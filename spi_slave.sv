==> flow/design.v <==
`timescale 1ns / 1ps
module spi_slave (
    input  logic       clk,
    input  logic       reset,
    input  logic       sclk,
    input  logic       mosi,
    output logic       miso,
    input  logic       cs,
    output logic [7:0] si_data,    
    output logic       si_done,    
    input  logic [7:0] so_data,    
    input  logic       so_start,   
    output logic       so_ready   
);
    logic sclk_sync0, sclk_sync1;
    logic sclk_rising, sclk_falling;
    always_ff @(posedge clk, posedge reset) begin
        if (reset) begin
            sclk_sync0 <= 0;
            sclk_sync1 <= 0;
        end else begin
            sclk_sync0 <= sclk;   
            sclk_sync1 <= sclk_sync0;   
        end
    end
    assign sclk_rising  = sclk_sync0 & ~sclk_sync1;
    assign sclk_falling = ~sclk_sync0 & sclk_sync1;
    logic [7:0] si_data_reg, si_data_next;
    logic [3:0] si_bit_cnt_reg, si_bit_cnt_next;
    logic si_done_reg, si_done_next;
    assign si_data = si_data_reg;
    assign si_done = si_done_reg;
    typedef enum {
        SI_IDLE,
        SI_PHASE
    } si_state_e;
    si_state_e si_state, si_state_next;
    always_ff @(posedge clk, posedge reset) begin
        if (reset) begin
            si_state       <= SI_IDLE;
            si_data_reg    <= 0;
            si_bit_cnt_reg <= 0;
            si_done_reg    <= 0;
        end else begin
            si_state       <= si_state_next;
            si_data_reg    <= si_data_next;
            si_bit_cnt_reg <= si_bit_cnt_next;
            si_done_reg    <= si_done_next;
        end
    end
    always_comb begin
        si_state_next   = si_state;
        si_bit_cnt_next = si_bit_cnt_reg;
        si_data_next    = si_data_reg;
        si_done_next    = si_done_reg;
        case (si_state)
            SI_IDLE: begin
                si_done_next = 1'b0;
                if (!cs) begin
                    si_state_next = SI_PHASE;
                end
            end
            SI_PHASE: begin
                if (!cs) begin
                    if (sclk_rising) begin
                        si_data_next = {si_data_reg[6:0], mosi};
                        if (si_bit_cnt_reg == 7) begin
                            si_bit_cnt_next = 0;
                            si_state_next   = SI_IDLE;
                            si_done_next    = 1'b1;
                        end else begin
                            si_bit_cnt_next = si_bit_cnt_reg + 1;
                        end
                    end
                end else begin
                    si_state_next = SI_IDLE;
                end
            end
        endcase
    end
    logic [7:0] so_data_reg, so_data_next;
    logic [3:0] so_bit_cnt_reg, so_bit_cnt_next;
    assign miso = cs ? 1'hz :  so_data_reg[7];                    
    typedef enum {
        SO_IDLE,
        SO_PHASE
    } so_state_e;
    so_state_e so_state, so_state_next;
    always_ff @(posedge clk, posedge reset) begin
        if (reset) begin
            so_state       <= SO_IDLE;
            so_data_reg    <= 0;
            so_bit_cnt_reg <= 0;
        end else begin
            so_state       <= so_state_next;
            so_bit_cnt_reg <= so_bit_cnt_next;
            so_data_reg    <= so_data_next;
        end
    end
    always_comb begin
        so_state_next   = so_state;
        so_bit_cnt_next = so_bit_cnt_reg;
        so_data_next    = so_data_reg;
        so_ready        = 1'b0;
        case (so_state)
            SO_IDLE: begin
                if (!cs) begin
                    so_ready = 1'b1;
                    if (so_start) begin
                        so_state_next = SO_PHASE;
                        so_data_next    = so_data;   
                        so_bit_cnt_next = 0;
                    end
                end
            end
            SO_PHASE: begin
                if (!cs) begin
                    if (sclk_falling) begin
                        so_data_next = {so_data_reg[6:0], 1'b0};
                        if (so_bit_cnt_reg == 7) begin
                            so_bit_cnt_next = 0;
                            so_state_next   = SO_IDLE;
                        end else begin
                            so_bit_cnt_next = so_bit_cnt_reg + 1;
                        end
                    end
                end else begin
                    so_state_next = SO_IDLE;
                end
            end
        endcase
    end
endmodule
---- Step by step through the tools: spi_slave ----
What the tools print for spi_slave, step after step.
Lines are those of the file above, counted from 1.
Operators: Yosys type, input widths -> output width; for muxes data width and select width s.
Library cell names are shortened.
The mark - stands for no value.
inputs
  top module .............................. spi_slave
  clock port .............................. clk
  standard-cell library ................... sky130hd
  library corner .......................... tt_025C_1v80

---- After elaboration ----
Yosys after proc, flatten, opt, wreduce and memory -nomap, before mapping. Memory bits, and registers merged into a memory's read port (data or address), are not among the register bits. Print and check cells are not counted. Equal cells are merged and count once.
bit counts
  register bits ........................... 91
  input port bits ......................... 14
  output and inout port bits .............. 11
  cells after elaboration ................. 71
cells by class
  add/sub/neg operators ................... 2
  equal/unequal tests ..................... 16
  multiplexer cells ....................... 30
  bitwise logic cells ..................... 5
  reductions and logical operators ........ 9
operators by type and width
  kind                 number
  $mux 32              9
  $pmux 32 s2          2
  $eq 32x1->1 const B  2
  $logic_not 32->1     2
  $mux 8               4
  $mux 4               6
  $ne 2x2->1 const B   8
  $pmux 8 s2           1
  $ne 3x3->1 const B   4
  $reduce_and 5->1     2
  $add 4x1->4 const B  2
  $eq 4x3->1 const B   2
  $reduce_and 4->1     2
  $pmux 4 s2           1
  $mux 1               6
  $reduce_bool 2->1    2
  $not 1->1            3
  $reduce_and 3->1     1
  $and 1x1->1          2
  $pmux 1 s2           1

---- Longest topological paths ----
Yosys ltp: most cells in a row. Word level: on the elaborated netlist, between registers, memories and ports. Mapped: between sequential cells and ports; inverters and the memories' decode and read muxes count.
depth
  depth in word-level cells ............... 5
  ABC_AREA ................................ 1
  depth in mapped cells ................... 7
  depth with buffers taken out ............ 6

---- Netlist ----
Source: synth_stat.txt of the flow (Yosys; design flattened, memories mapped). It holds for the ABC_AREA given above (unset counts as 0); a run with the other value may have another netlist.
synthesis totals
  standard cells after synthesis .......... 158
  cell area after synthesis ............... 0.0014539 mm2
  sequential area ......................... 0.0007782 mm2
  mapped flip-flops ....................... 31
  buffers ................................. 5
cells by type
  cell     number  total area (um2)
  dfrtp_1  29      725.696
  nand2_1  36      135.13
  o21ai_2  10      87.584
  dfstp_2  2       52.55
  o21ai_0  10      50.048
  or2_2    8       50.048
  inv_1    12      45.043
  nor2_1   11      41.29
  nand3_1  7       35.034
  o21ai_1  7       35.034
  a21oi_1  5       25.024
  ha_1     2       25.024
  nand3_2  2       20.019
  buf_2    3       15.014
  buf_8    1       15.014
  nand4_1  2       12.512
  buf_6    1       11.261
  nand2_4  1       11.261
Other cell types: 8; their cells: 9.

---- Timing after synthesis ----
Source: OpenSTA report_checks on the synthesized netlist (no wires, ideal clock, input and output delay 20% of the period each), path of least setup slack; recovery checks are left aside. Register names are those of the netlist, which keeps one name where synthesis merged equal registers.
path post-synthesis
  path kind ............................... register to register
  start point ............................. register si_bit_cnt_reg[0]
  end point ............................... register si_bit_cnt_reg[0]
  period .................................. 1.76 ns
  setup time .............................. 0.076 ns
  time at the first pin ................... 0.000 ns
  data arrival time ....................... 1.077 ns
  data required time ...................... 1.684 ns
  setup slack ............................. 0.606 ns
  path delay .............................. 1.153 ns
  driving pins on the path ................ 6
  buffers on the path ..................... 0
  synthesis period reached ................ 1.154 ns
"path delay" is the arrival time less input delay plus setup time.
"driving pins on the path" counts driving pins, that of a launching flip-flop among them; a cell with two outputs on the path counts twice.
"synthesis period reached" = period - worst setup slack (recovery checks aside). The figure is calculated, with input and output delays left at 20% of the set period.
The rows between start and end are the longest chain of elaborated cells between them; the timing report does not say that the signal goes this way. Where chains are equally long, one stands for them.
Each line given opens the expression or statement behind the cell; cells for indexed reads and writes are added by Yosys, which also makes memories of some case tables.
between the ends, post-synthesis
  cell sequence ........................... dfrtp_1 ha_1 nand2_1 nor2_1 or2_2 o21ai_1
  cells in the longest elaborated chain ... 2
  elaborated cells on any way between the ends .. 3
  source lines of those cells ............. 2
  classes of those cells .................. add/sub: 1; eq/ne: 1; mux: 1
RTL lines, path post-synthesis
  item             line  RTL
  start, declared  29    logic [3:0] si_bit_cnt_reg, si_bit_cnt_next;
  start, assigned  42    si_bit_cnt_reg <= 0;
  start, assigned  47    si_bit_cnt_reg <= si_bit_cnt_next;
  $add 4x1->4      72    si_bit_cnt_next = si_bit_cnt_reg + 1;
  $mux 4           67    if (si_bit_cnt_reg == 7) begin
  end, assigned    42
  end, assigned    47
  end, declared    29

---- Worst path after layout ----
Path of least setup slack in the final report of run 1 (OpenROAD, finished layout, wires in). Where an end is a register, its clock arrival counts in the times.
path post-layout
  path kind ............................... register to output
  start point ............................. register si_data_reg[6]
  end point ............................... output si_data[6]
  period .................................. 1.64 ns
  external output delay ................... 0.33 ns
  time at the first pin ................... 0.28 ns
  data arrival time ....................... 1.16 ns
  data required time ...................... 1.31 ns
  setup slack ............................. 0.16 ns
  driving pins on the path ................ 2
  buffers on the path ..................... 1
between the ends, post-layout
  cell sequence ........................... dfrtp_1 clkdlybuf4s50_1
  cells in the longest elaborated chain ... 0
  elaborated cells on any way between the ends .. 0
  source lines of those cells ............. 0
RTL lines, path post-layout
  item             line  RTL
  start, declared  28    logic [7:0] si_data_reg, si_data_next;
  start, assigned  41    si_data_reg    <= 0;
  start, assigned  46    si_data_reg    <= si_data_next;
  end, declared    9     output logic [7:0] si_data,

--- measured runs ---
Stored flow runs of spi_slave (2 of them; Yosys, OpenROAD, sky130hd). They differ in their settings and are not a sequence. Constraints: input delay and output delay 20% of the set period each, output load 0.01 pF.
By "period reached" is meant the clock period of the run minus its worst setup slack. This is arithmetic on one report: input and output delays are still those of the set period (20% each).
"allowed time less slack (worst setup path)" means the part of the period allowed to the worst setup path (the constraints hold back 20% at inputs and 20% at outputs) less its slack; where the path has registers, the arrival times of their clocks count too.
"total design power" rests on the timing tool's default activity at the inputs, not on a simulated workload.

======== run 1 ========
==> flow/run.sh <==
#!/bin/bash
# the make line also repeats the synthesis and layout settings of config.mk as NAME=value (left out here)
make -C /OpenROAD-flow-scripts/flow DESIGN_CONFIG=/design/flow/config.mk WORK_HOME=/design/flow/orfs CLKGATE_MAP_FILE= finish
==> flow/config.mk <==
export PLATFORM = sky130hd
export DESIGN_NAME = spi_slave
export DESIGN_NICKNAME = spi_slave
export VERILOG_FILES = /design/flow/design.v
export SDC_FILE = /design/flow/constraint.sdc
export NUM_CORES = 4
export LEC_CHECK = 0
export ABC_AREA = 1
export CAP_MARGIN = 5
export CELL_PAD_IN_SITES_DETAIL_PLACEMENT = 2
export CELL_PAD_IN_SITES_GLOBAL_PLACEMENT = 0
export CORE_MARGIN = 2
export CORE_UTILIZATION = 17
export CTS_CLUSTER_SIZE = 89
export GPL_TIMING_DRIVEN = 1
export PLACE_DENSITY_LB_ADDON = 0.28
export SETUP_SLACK_MARGIN = 0.15
export SLEW_MARGIN = 35
export TNS_END_PERCENT = 45
==> flow/constraint.sdc <==
create_clock -name core_clock -period 1.64 [get_ports {clk}]
set_input_delay 0.3280 -clock core_clock [delete_from_list [all_inputs] [get_ports {clk}]]
set_output_delay 0.3280 -clock core_clock [all_outputs]
set_load 0.01 [all_outputs]

-------- measured, run 1 --------
  standard-cell area of the final layout .. 0.0019832 mm2
  Yosys chip area after synthesis ......... 0.0014539 mm2
  allowed time less slack (worst setup path) .. 1.16 ns
  worst setup path type ................... register to output
  period reached .......................... 1.484 ns
  post-route setup TNS .................... 0.000 ns
  utilization in the final report ......... 24.0%
  die outline area ........................ 0.0093084 mm2
  setup slack of the worst path ........... 0.156 ns
  total design power ...................... 0.002286 W

======== run 2 ========
==> flow/run.sh <==
#!/bin/bash
# the make line also repeats the synthesis and layout settings of config.mk as NAME=value (left out here)
make -C /OpenROAD-flow-scripts/flow DESIGN_CONFIG=/design/flow/config.mk WORK_HOME=/design/flow/orfs CLKGATE_MAP_FILE= finish
==> flow/config.mk <==
export PLATFORM = sky130hd
export DESIGN_NAME = spi_slave
export DESIGN_NICKNAME = spi_slave
export VERILOG_FILES = /design/flow/design.v
export SDC_FILE = /design/flow/constraint.sdc
export NUM_CORES = 4
export LEC_CHECK = 0
export CAP_MARGIN = 35
export CORE_MARGIN = 2
export CORE_UTILIZATION = 49
export CTS_CLUSTER_DIAMETER = 209
export GPL_TIMING_DRIVEN = 1
export HOLD_SLACK_MARGIN = 0.2
export PLACE_DENSITY_LB_ADDON = 0.1
export SETUP_SLACK_MARGIN = 0.04
export SLEW_MARGIN = 20
export TNS_END_PERCENT = 85
==> flow/constraint.sdc <==
create_clock -name core_clock -period 1.59 [get_ports {clk}]
set_input_delay 0.3180 -clock core_clock [delete_from_list [all_inputs] [get_ports {clk}]]
set_output_delay 0.3180 -clock core_clock [all_outputs]
set_load 0.01 [all_outputs]

-------- measured, run 2 --------
  utilization in the final report ......... 65.9%
  Yosys chip area after synthesis ......... 0.0014013 mm2
  standard-cell area of the final layout .. 0.0018005 mm2
  post-route setup TNS .................... 0.000 ns
  total design power ...................... 0.002039 W
  die outline area ........................ 0.0033034 mm2
  allowed time less slack (worst setup path) .. 1.15 ns
  worst setup path type ................... register to output
  setup slack of the worst path ........... 0.124 ns
  period reached .......................... 1.466 ns
--- end ---
