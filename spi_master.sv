==> flow/design.v <==
`timescale 1ns / 1ps
module spi_master (
    input  logic       clk,
    input  logic       reset,
    input  logic       cpol,       
    input  logic       cpha,       
    input  logic       start,
    input  logic [7:0] tx_data,
    output logic [7:0] rx_data,
    output logic       tx_ready,
    output logic       done,
    output logic       sclk,
    output logic       mosi,
    input  logic       miso
);
    typedef enum {
        IDLE,
        CP0,
        CP1,
        CP_DELAY
    } state_t;
    state_t state, state_next;
    logic [7:0] tx_data_reg, tx_data_next;
    logic [7:0] rx_data_reg, rx_data_next;
    logic [5:0] sclk_counter_reg, sclk_counter_next;
    logic [2:0] bit_counter_reg, bit_counter_next;
    logic p_clk;
    logic spi_clk_reg, spi_clk_next;
    assign mosi = tx_data_reg[7];
    assign rx_data = rx_data_reg;
    assign p_clk = ((state_next  == CP0)&&(cpha == 1) ) || ((state_next  == CP1)&&(cpha == 0) );
    assign spi_clk_next = cpol ? ~p_clk : p_clk;
    assign sclk = spi_clk_reg;
    always_ff @(posedge clk, posedge reset) begin
        if (reset) begin
            state            <= IDLE;
            tx_data_reg      <= 0;
            rx_data_reg      <= 0;
            sclk_counter_reg <= 0;
            bit_counter_reg  <= 0;
            spi_clk_reg      <= 1'b0;
        end else begin
            state            <= state_next;
            tx_data_reg      <= tx_data_next;
            rx_data_reg      <= rx_data_next;
            sclk_counter_reg <= sclk_counter_next;
            bit_counter_reg  <= bit_counter_next;
            spi_clk_reg      <= spi_clk_next;
        end
    end
    always_comb begin
        state_next        = state;
        tx_data_next      = tx_data_reg;
        rx_data_next      = rx_data_reg;
        sclk_counter_next = sclk_counter_reg;
        bit_counter_next  = bit_counter_reg;
        tx_ready          = 1'b0;
        done              = 1'b0;
        case (state)
            IDLE: begin
                done              = 1'b0;
                tx_ready          = 1'b1;
                sclk_counter_next = 0;
                bit_counter_next  = 0;
                if (start) begin
                    state_next   = cpha ? CP_DELAY : CP0;
                    tx_data_next = tx_data;
                end
            end
            CP0: begin
                if (sclk_counter_reg == 49) begin
                    rx_data_next      = {rx_data_reg[6:0], miso};
                    sclk_counter_next = 0;
                    state_next        = CP1;
                end else begin
                    sclk_counter_next = sclk_counter_reg + 1;
                end
            end
            CP1: begin
                if (sclk_counter_reg == 49) begin
                    sclk_counter_next = 0;
                    if (bit_counter_reg == 7) begin
                        bit_counter_next = 0;
                        done             = cpha ? 1'b1 : 1'b0;
                        state_next       = cpha ? IDLE : CP_DELAY;
                    end else begin
                        bit_counter_next = bit_counter_reg + 1;
                        tx_data_next     = {tx_data_reg[6:0], 1'b0};
                        state_next       = CP0;
                    end
                end else begin
                    sclk_counter_next = sclk_counter_reg + 1;
                end
            end
            CP_DELAY: begin
                if (sclk_counter_reg == 49) begin
                    sclk_counter_next = 0;
                    done              = cpha ? 1'b0 : 1'b1;
                    state_next        = cpha ? CP0 : IDLE;
                end else begin
                    sclk_counter_next = sclk_counter_reg + 1;
                end
            end
        endcase
    end
endmodule
==> Step by step through the tools: spi_master <==
Tool output for the design above, in the order of the flow.
Line numbers count from 1 in the design file above.
Operators carry their Yosys type and port widths (W data, S select, Z words).
Cell names lack the library's common part.
{ "setup": {"design": "spi_master", "clock_port": "clk", "cell_library": "sky130hd", "pvt_corner": "tt_025C_1v80"} }

==> Elaborated design <==
Yosys after proc, flatten, opt, wreduce and memory -nomap, before mapping. Memory bits, and registers merged into a memory's read port (data or address), are not among the register bits. Print and check cells are not counted.
{ "bits": {"regBits": 58, "latchBits": 0, "ramBits": 0, "romBits": 0, "clocked_rd_ports_x_width": 0, "n_memories": 0, "inputBits": 14, "out_inout_bits": 12, "word_cells": 56} }
{ "op_classes": {"n_addsub": 2, "n_mul": 0, "div_mod_pow": 0, "n_cmp": 0, "equal": 10, "shift": 0, "muxes": 26, "logic": 2, "n_reduce_logical": 10} }
{ "ops": {"columns": ["operator", "count"], "rows": [
  ["$pmux W32 S4", 1],
  ["$mux W32", 4],
  ["$eq A32 B2 Y1 const B", 3],
  ["$eq A32 B1 Y1 const B", 2],
  ["$logic_not A32 Y1", 1],
  ["$mux W8", 3],
  ["$pmux W8 S2", 1],
  ["$pmux W6 S2", 1],
  ["$mux W1", 8],
  ["$ne A2 B2 Y1 const B", 3],
  ["$add A6 B1 Y6 const B", 1],
  ["$eq A6 B6 Y1 const B", 1],
  ["$pmux W3 S2", 1],
  ["$mux W6", 1],
  ["$mux W3", 2],
  ["$mux W2", 3],
  ["$reduce_and A2 Y1", 2],
  ["$reduce_and A4 Y1", 1],
  ["$reduce_bool A4 Y1", 1],
  ["$add A3 B1 Y3 const B", 1],
  ["$eq A3 B3 Y1 const B", 1],
  ["$reduce_or A3 Y1", 1],
  ["$logic_and A1 B1 Y1", 2],
  ["$not A1 Y1", 2],
  ["$reduce_bool A2 Y1", 1],
  ["$pmux W1 S2", 1],
  ["$logic_or A1 B1 Y1", 1]
]} }

==> Logic depth <==
Yosys ltp: most cells in a row. Word level: on the elaborated netlist, between registers, memories and ports. Mapped: between sequential cells and ports; inverters and the memories' decode and read muxes count.
{ "logic_depth": {"word_depth": 9, "abc_area": 0, "mapped_depth": 9, "mapped_depth_nobuf": 7} }

==> Mapped cells and area <==
The flow's flattened synthesis, as Yosys stat reports it; memories are mapped. The netlist is that of the ABC_AREA named above (0 if unset); the other value can give another one.
{ "by_type": {"columns": ["type", "count", "area_total_um2"], "rows": [
  ["dfrtp_1", 29, 725.696],
  ["mux2_2", 23, 258.998],
  ["o21ai_0", 11, 55.053],
  ["ha_1", 4, 50.048],
  ["nand2_1", 11, 41.29],
  ["mux2i_1", 3, 30.029],
  ["dfstp_2", 1, 26.275],
  ["nand2b_1", 4, 25.024],
  ["nand3_1", 5, 25.024],
  ["nor2b_1", 4, 25.024],
  ["nand4b_4", 1, 23.773],
  ["o31ai_4", 1, 21.27],
  ["nor2_8", 1, 20.019],
  ["inv_1", 5, 18.768],
  ["o32ai_2", 1, 16.266],
  ["a21oi_1", 3, 15.014],
  ["o31ai_1", 2, 15.014],
  ["nor4_1", 2, 12.512]
]} }
Not listed: further types 19, cells in them 22.
{ "synth_totals": {"mapped_cells": 133, "synth_area_um2": 1555.2, "seq_area_um2": 752.0, "flip_flops": 30, "n_buf": 5} }

==> Worst setup path after synthesis <==
Source: OpenSTA report_checks on the synthesized netlist (no wires, ideal clock, input and output delay 20% of the period each), path of least setup slack; recovery checks are left aside. Register names are those of the netlist, which keeps one name where synthesis merged equal registers.
{ "synth_path": {"kind": "register to output", "from": "register sclk_counter_reg[1]", "to": "output port done", "clock_period_ns": 2.04, "out_delay_ns": 0.408, "t_first_pin_ns": 0.000, "arrival_time_ns": 1.496, "t_required_ns": 1.632, "slack_ns": 0.136, "path_delay_ns": 1.496, "path_stages": 8, "n_path_buf": 2, "synth_period_reached_ns": 1.904} }
"path_delay_ns" is the arrival time less input delay plus setup time.
A path that ends at an output port has no setup time.
"path_stages" counts driving pins, that of a launching flip-flop among them; a cell with two outputs on the path counts twice.
"synth_period_reached_ns" = period - worst setup slack (recovery checks aside). The figure is calculated, with input and output delays left at 20% of the set period.
The rows between start and end are the longest chain of elaborated cells between them; the timing report does not say that the signal goes this way. Where chains are equally long, one stands for them.
A line is the first line of the expression or statement that the cell stems from. Yosys adds cells for indexed reads and writes and turns some case tables into memories.
{ "synth_between": {"cell_sequence": "dfrtp_1 -> inv_1 -> ha_1 -> nand4b_4 -> or2_1 -> buf_6 -> buf_2 -> a21oi_1", "elab_chain_len": 3, "cone_cells": 4, "classes_between": "eq/ne (1); mux (3)"} }
{ "synth_rtl": {"columns": ["element", "line", "text"], "rows": [
  ["start, declared", 25, "logic [5:0] sclk_counter_reg, sclk_counter_next;"],
  ["start, assigned", 39, "sclk_counter_reg <= 0;"],
  ["start, assigned", 46, "sclk_counter_reg <= sclk_counter_next;"],
  ["$eq A6 B6 Y1", 96, "if (sclk_counter_reg == 49) begin"],
  ["$mux W1", 96, null],
  ["$pmux W1 S2", 59, "case (state)"],
  ["end, declared", 11, "output logic       done,"]
]} }

==> Path in the finished layout <==
Path of least setup slack in the final report of flow run 1 (OpenROAD, finished layout, wires in). Where an end is a register, its clock arrival counts in the times.
{ "layout_path": {"kind": "register to register", "from": "register sclk_counter_reg[1]", "to": "register bit_counter_reg[0]", "clock_period_ns": 1.74, "setup_time_ns": 0.07, "t_first_pin_ns": 0.33, "arrival_time_ns": 2.18, "t_required_ns": 1.99, "slack_ns": -0.18, "path_stages": 11, "n_path_buf": 3} }
The rows between start and end are the longest chain of elaborated cells between them; the timing report does not say that the signal goes this way. Where chains are equally long, one stands for them.
{ "layout_between": {"cell_sequence": "dfrtp_1 -> inv_1 -> ha_2 -> nand4b_4 -> or2_4 -> bufbuf_16 -> buf_4 -> buf_4 -> nor3_2 -> a21oi_1 -> o22ai_1", "elab_chain_len": 3, "cone_cells": 5, "classes_between": "eq/ne (2); mux (2); reduce/logical (1)"} }
{ "layout_rtl": {"columns": ["element", "line", "text"], "rows": [
  ["start, declared", 25, "logic [5:0] sclk_counter_reg, sclk_counter_next;"],
  ["start, assigned", 39, "sclk_counter_reg <= 0;"],
  ["start, assigned", 46, "sclk_counter_reg <= sclk_counter_next;"],
  ["$eq A6 B6 Y1", 80, "if (sclk_counter_reg == 49) begin"],
  ["$mux W3", 80, null],
  ["$pmux W3 S2", 59, "case (state)"],
  ["end, assigned", 40, "bit_counter_reg  <= 0;"],
  ["end, assigned", 47, "bit_counter_reg  <= bit_counter_next;"],
  ["end, declared", 26, "logic [2:0] bit_counter_reg, bit_counter_next;"]
]} }

Lab notebook: spi_master

Module spi_master, platform sky130hd: 2 stored runs of the flow (Yosys, OpenROAD) with differing settings, in no particular order. Input and output delays are each 20% of the period that was set; the output load is 0.01 pF.
"achievedPeriod_ns" = clock period - worst setup slack. The figure is calculated, with input and output delays left at 20% of the set period.

Flow run 1
==> flow/run.sh <==
#!/bin/bash
# the make line also repeats the synthesis and layout settings of config.mk as NAME=value (left out here)
make -C /OpenROAD-flow-scripts/flow DESIGN_CONFIG=/design/flow/config.mk WORK_HOME=/design/flow/orfs CLKGATE_MAP_FILE= finish
==> flow/config.mk <==
export PLATFORM = sky130hd
export DESIGN_NAME = spi_master
export DESIGN_NICKNAME = spi_master
export VERILOG_FILES = /design/flow/design.v
export SDC_FILE = /design/flow/constraint.sdc
export NUM_CORES = 4
export LEC_CHECK = 0
export CAP_MARGIN = 20
export CORE_MARGIN = 7
export CORE_UTILIZATION = 43
export GPL_TIMING_DRIVEN = 1
export MAX_ROUTING_LAYER = met4
export MIN_ROUTING_LAYER = met1
export PLACE_DENSITY = 0.71
export SETUP_SLACK_MARGIN = 0.07
export SLEW_MARGIN = 20
export TNS_END_PERCENT = 75
==> flow/constraint.sdc <==
create_clock -name core_clock -period 1.74 [get_ports {clk}]
set_input_delay 0.3480 -clock core_clock [delete_from_list [all_inputs] [get_ports {clk}]]
set_output_delay 0.3480 -clock core_clock [all_outputs]
set_load 0.01 [all_outputs]

==> results of flow run 1, as JSON <==
{
  "finalCellArea_um2": 2255.9,
  "setup_worst_slack_ns": -0.184,
  "tns_ns": -2.873,
  "achievedPeriod_ns": 1.924,
  "synth_chip_area_um2": 1555.2,
  "final_die_area_um2": 5496.7
}

Flow run 2
==> flow/run.sh <==
#!/bin/bash
# the make line also repeats the synthesis and layout settings of config.mk as NAME=value (left out here)
make -C /OpenROAD-flow-scripts/flow DESIGN_CONFIG=/design/flow/config.mk WORK_HOME=/design/flow/orfs CLKGATE_MAP_FILE= finish
==> flow/config.mk <==
export PLATFORM = sky130hd
export DESIGN_NAME = spi_master
export DESIGN_NICKNAME = spi_master
export VERILOG_FILES = /design/flow/design.v
export SDC_FILE = /design/flow/constraint.sdc
export NUM_CORES = 4
export LEC_CHECK = 0
export CAP_MARGIN = 30
export CORE_MARGIN = 2
export CORE_UTILIZATION = 69
export GPL_TIMING_DRIVEN = 1
export MIN_ROUTING_LAYER = met1
export PLACE_DENSITY = 0.86
export SLEW_MARGIN = 20
==> flow/constraint.sdc <==
create_clock -name core_clock -period 1.49 [get_ports {clk}]
set_input_delay 0.2980 -clock core_clock [delete_from_list [all_inputs] [get_ports {clk}]]
set_output_delay 0.2980 -clock core_clock [all_outputs]
set_load 0.01 [all_outputs]

==> results of flow run 2, as JSON <==
{
  "outcome": "no final report: clock tree synthesis broke off with DPL-0038"
}
